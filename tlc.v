==> flow/design.v <==
module traffic_light_controller(
    input clk, rst,
    output reg [2:0] light_M1,
    output reg [2:0] light_S,
    output reg [2:0] light_MT,
    output reg [2:0] light_M2
);
parameter s1=0, s2=1, s3=2, s4=3, s5=4, s6=5;
reg [3:0] count;
reg [2:0] ps;
parameter sec7=7, sec5=5, sec2=2, sec3=3;
always @(posedge clk or posedge rst) begin
    if (rst == 1) begin
        ps <= s1;
        count <= 0;
    end else begin
        case(ps)
            s1: if (count < sec7) begin
                    ps <= s1;
                    count <= count + 1;
                end else begin
                    ps <= s2;
                    count <= 0;
                end
            s2: if (count < sec2) begin
                    ps <= s2;
                    count <= count + 1;
                end else begin
                    ps <= s3;
                    count <= 0;
                end
            s3: if (count < sec5) begin
                    ps <= s3;
                    count <= count + 1;
                end else begin
                    ps <= s4;
                    count <= 0;
                end
            s4: if (count < sec5) begin
                    ps <= s4;
                    count <= count + 1;
                end else begin
                    ps <= s5;
                    count <= 0;
                end
            s5: if (count < sec3) begin
                    ps <= s5;
                    count <= count + 1;
                end else begin
                    ps <= s6;
                    count <= 0;
                end
            s6: if (count < sec2) begin
                    ps <= s6;
                    count <= count + 1;
                end else begin
                    ps <= s1;
                    count <= 0;
                end
            default: ps <= s1;
        endcase
    end
end
always @(ps) begin
    case(ps)
        s1: begin
                light_M1 <= 3'b001;
                light_M2 <= 3'b001;
                light_MT <= 3'b100;
                light_S <= 3'b100;
            end
        s2: begin
                light_M1 <= 3'b001;
                light_M2 <= 3'b010;
                light_MT <= 3'b100;
                light_S <= 3'b100;
            end
        s3: begin
                light_M1 <= 3'b001;
                light_M2 <= 3'b100;
                light_MT <= 3'b100;
                light_S <= 3'b100;
            end
        s4: begin
                light_M1 <= 3'b010;
                light_M2 <= 3'b100;
                light_MT <= 3'b010;
                light_S <= 3'b100;
            end
        s5: begin
                light_M1 <= 3'b100;
                light_M2 <= 3'b100;
                light_MT <= 3'b010;
                light_S <= 3'b001;
            end
        s6: begin
                light_M1 <= 3'b100;
                light_M2 <= 3'b100;
                light_MT <= 3'b010;
                light_S <= 3'b100;
            end
        default: begin
                light_M1 <= 3'b000;
                light_M2 <= 3'b000;
                light_MT <= 3'b000;
                light_S <= 3'b000;
            end
    endcase
end
endmodule
From RTL to reports: traffic_light_controller
The steps from the RTL of traffic_light_controller to its reports follow in flow order.
Line numbers count from 1 in the design file above.
Cell names lack the library's common part.
The mark n/a stands for no value.
- design top: traffic_light_controller
- clock port: clk
- library: sky130hd
- corner: tt_025C_1v80

Word level
Source: Yosys, flattened and elaborated, memories not mapped. Widths are those after wreduce. Registers that Yosys merges into a memory's read port (data or address) are not register bits. Print and check cells do not count. Equal cells are merged and count once.
- equal/unequal tests at 5
- noted mux-type cells: 16
- noted $lt $le $gt $ge: 4
- add/subtract/negate cells: 1
- reductions and logical operators: 9
- operator list (kind ; number):
    case mux 3 bit (select 6 bit) ; 1
    case mux 3 bit (select 3 bit) ; 2
    case mux 4 bit (select 4 bit) ; 1
    two-way mux 4 bit ; 4
    case mux 3 bit (select 2 bit) ; 2
    less-than comparator 4 x 2 -> 1 bit with constant B ; 2
    less-than comparator 4 x 3 -> 1 bit with constant B ; 2
    OR reduction 2 bit ; 3
    == test 3 x 2 -> 1 bit with constant B ; 2
    == test 3 bit with constant B ; 2
    OR reduction 3 bit ; 2
    nonzero test 6 bit ; 1
    two-way mux 3 bit ; 2
    OR reduction 5 bit ; 1
    adder 4 x 1 -> 4 bit with constant B ; 1
    OR reduction 4 bit ; 1
    == test 3 x 1 -> 1 bit with constant B ; 1
    logical NOT 3 bit ; 1
    two-way mux 1 bit ; 3
    two-way mux 2 bit ; 1
- noted input bits: 2
- elaborated cells at 37
- flip-flop bits (word level) at 7
- output and inout bits at 12

Depth
Longest topological path by Yosys (ltp), each cell counted once; first at word level (registers and memories cut), then after technology mapping (sequential cells cut; the memories' decode and read muxes count).
- word-level depth: 3
- ABC_AREA at 0
- depth in mapped cells: 6
- gate-level depth less buffers at 6

Netlist
Source: synth_stat.txt of the flow (Yosys; design flattened, memories mapped). It holds for the ABC_AREA given above (unset counts as 0); a run with the other value may have another netlist.
The area totals of this step are shown rounded.
- cells by type (cell ; number ; area in all (µm²)):
    dfrtp_1 ; 9 ; 225.216
    nor2_1 ; 10 ; 37.536
    dfstp_2 ; 1 ; 26.275
    nand2_1 ; 7 ; 26.275
    ha_1 ; 2 ; 25.024
    buf_4 ; 3 ; 22.522
    buf_6 ; 2 ; 22.522
    nor2_8 ; 1 ; 20.019
    a21oi_1 ; 3 ; 15.014
    inv_1 ; 4 ; 15.014
    o21ai_0 ; 3 ; 15.014
    o31ai_1 ; 2 ; 15.014
    clkbuf_8 ; 1 ; 13.763
    o31ai_2 ; 1 ; 12.512
    or3_1 ; 2 ; 12.512
    clkbuf_1 ; 3 ; 11.261
    mux2_2 ; 1 ; 11.261
    or4_4 ; 1 ; 11.261
Other cell types: 20; their cells: 21.
- noted cells in the netlist: 77
- noted cell area after synthesis: 699 µm²
- flip-flop cells at 10
- noted sequential area: 251 µm²
- noted buffer cells: 10

Timing after synthesis
Path of least setup slack by OpenSTA after synthesis, without wires, with an ideal clock, recovery checks aside; 20% of the period is set as input and as output delay. Where synthesis merged equal registers, the netlist keeps one of their names.
- path kind: reg2reg
- start: register count[0]
- end: register count[1]
- launch time at the first pin: 0 ps
- path delay at 1679 ps
- noted required time: 1718 ps
- setup time: 122 ps
- buffers on the path at 0
- driving pins on the path: 7
- arrival time at 1557 ps
- noted path slack: 161 ps
- clock period: 1840 ps
- noted synthesis period reached: 1679 ps
"path delay" is the arrival time less input delay plus setup time.
"driving pins on the path": output pins that drive a net of the path, with the launching flip-flop's if there is one; two outputs of one cell count as two.
"synthesis period reached" = period - worst setup slack (recovery checks aside). The figure is calculated, with input and output delays left at 20% of the set period.
Between the ends stands the longest chain of elaborated cells between them, by number of cells; it is not shown to be the way that was timed. Of several equally long chains one is given.
A line is the first line of the expression or statement that the cell stems from. Yosys adds cells for indexed reads and writes and turns some case tables into memories.
At most two assigning lines are given for a register; there are more.
- cells stage by stage: dfrtp_1 -> inv_1 -> ha_1 -> and2b_4 -> o32ai_1 -> or3b_1 -> a32o_1
- noted cells in the longest elaborated chain: 3
- noted elaborated cells on any way between the ends: 10
- classes of those cells: add/sub: 1; compare: 4; mux: 5
- RTL lines, path post-synthesis (item ; line ; RTL):
    start: declaration ; 9 ; reg [3:0] count;
    start: assignment ; 20 ; count <= count + 1;
    start: assignment ; 27 ; count <= count + 1;
    adder 4 x 1 -> 4 bit ; 27 ;
    two-way mux 4 bit ; 25 ; s2: if (count < sec2) begin
    case mux 4 bit (select 4 bit) ; 17 ; case(ps)
    end: assignment ; 20 ;
    end: assignment ; 27 ;
    end: declaration ; 9 ;

Timing after layout
From the final timing report of run 1: the path of least setup slack in the routed layout; clock arrival at registers is part of the times.
The report prints the path's times to 10 ps; the period is as set.
- path kind: reg2out
- start: register ps
- end: output light_M2[0]
- noted output delay: 380 ps
- driving pins on the path: 3
- buffers on the path at 2
- launch time at the first pin: 240 ps
- arrival time at 1430 ps
- noted path slack: 110 ps
- clock period: 1920 ps
- noted required time: 1540 ps
An end named without its bit number is one bit of that signal or, where synthesis recoded a state register, one of its new flip-flops.
At most two assigning lines are given for a register; there are more.
- cells stage by stage: dfstp_2 -> buf_4 -> clkdlybuf4s50_1
- RTL lines, path after layout (item ; line ; RTL):
    start: declaration ; 10 ; reg [2:0] ps;
    start: assignment ; 14 ; ps <= s1;
    start: assignment ; 19 ; ps <= s1;
    end: declaration ; 6 ; output reg [2:0] light_M2
No chain of elaborated cells between the ends is given.

Data sheet: physical implementation of traffic_light_controller

2 stored runs of traffic_light_controller in the flow (synthesis by Yosys, layout by OpenROAD, sky130hd cells), in arbitrary order. Constraints: input delay and output delay 20% of the set period each, output load 0.01 pF.
"clock period reached" means the clock period less the worst setup slack. The figure is calculated, with input and output delays left at 20% of the set period.
"worst path time" is the time allowed to the run's worst setup path (the clock period less input and output delay, where it has them) less its slack. Clock arrival times count: a late capture clock shortens it, a late launch clock lengthens it.
By "total design power" is meant OpenSTA's value without simulated activity: inputs other than the clock are taken to toggle once in ten clock periods, and the tool carries that through the logic.
"worst path time" is given in steps of 10 ps.
Measured values are rounded.

Run 1
Settings were period_ns = 1.92; CORE_UTILIZATION = 16; SETUP_SLACK_MARGIN = 0.06; PLACE_DENSITY_LB_ADDON = 0.27; CELL_PAD_IN_SITES_GLOBAL_PLACEMENT = 3; ABC_AREA = 0; CTS_CLUSTER_SIZE = 81; CTS_CLUSTER_DIAMETER = 258; MIN_ROUTING_LAYER = met1; MAX_ROUTING_LAYER = met4; CAP_MARGIN = 20; CORE_MARGIN = 2; SLEW_MARGIN = 20
- standard-cell area of the final layout: 956 µm²
- noted the total negative slack: 0 ps
- noted the total design power: 491 µW
- noted the worst path time: 1430 ps
- worst setup path type: reg2out
- utilization of the finished layout at 0.223
- setup slack of the worst path at 110 ps
- noted the full die area: 4920 µm²
- noted the synthesized cell area: 699 µm²
- noted the clock period reached: 1810 ps

Run 2
Settings were period_ns = 2.44; CORE_UTILIZATION = 72; SETUP_SLACK_MARGIN = 0.27; PLACE_DENSITY_LB_ADDON = 0.19; HOLD_SLACK_MARGIN = 0.05; CORE_ASPECT_RATIO = 1.06; CELL_PAD_IN_SITES_GLOBAL_PLACEMENT = 1; CTS_CLUSTER_SIZE = 78; CAP_MARGIN = 5; MAX_ROUTING_LAYER = met5; CORE_MARGIN = 2; SLEW_MARGIN = 20
- not finished: placement ended with error FLW-0024
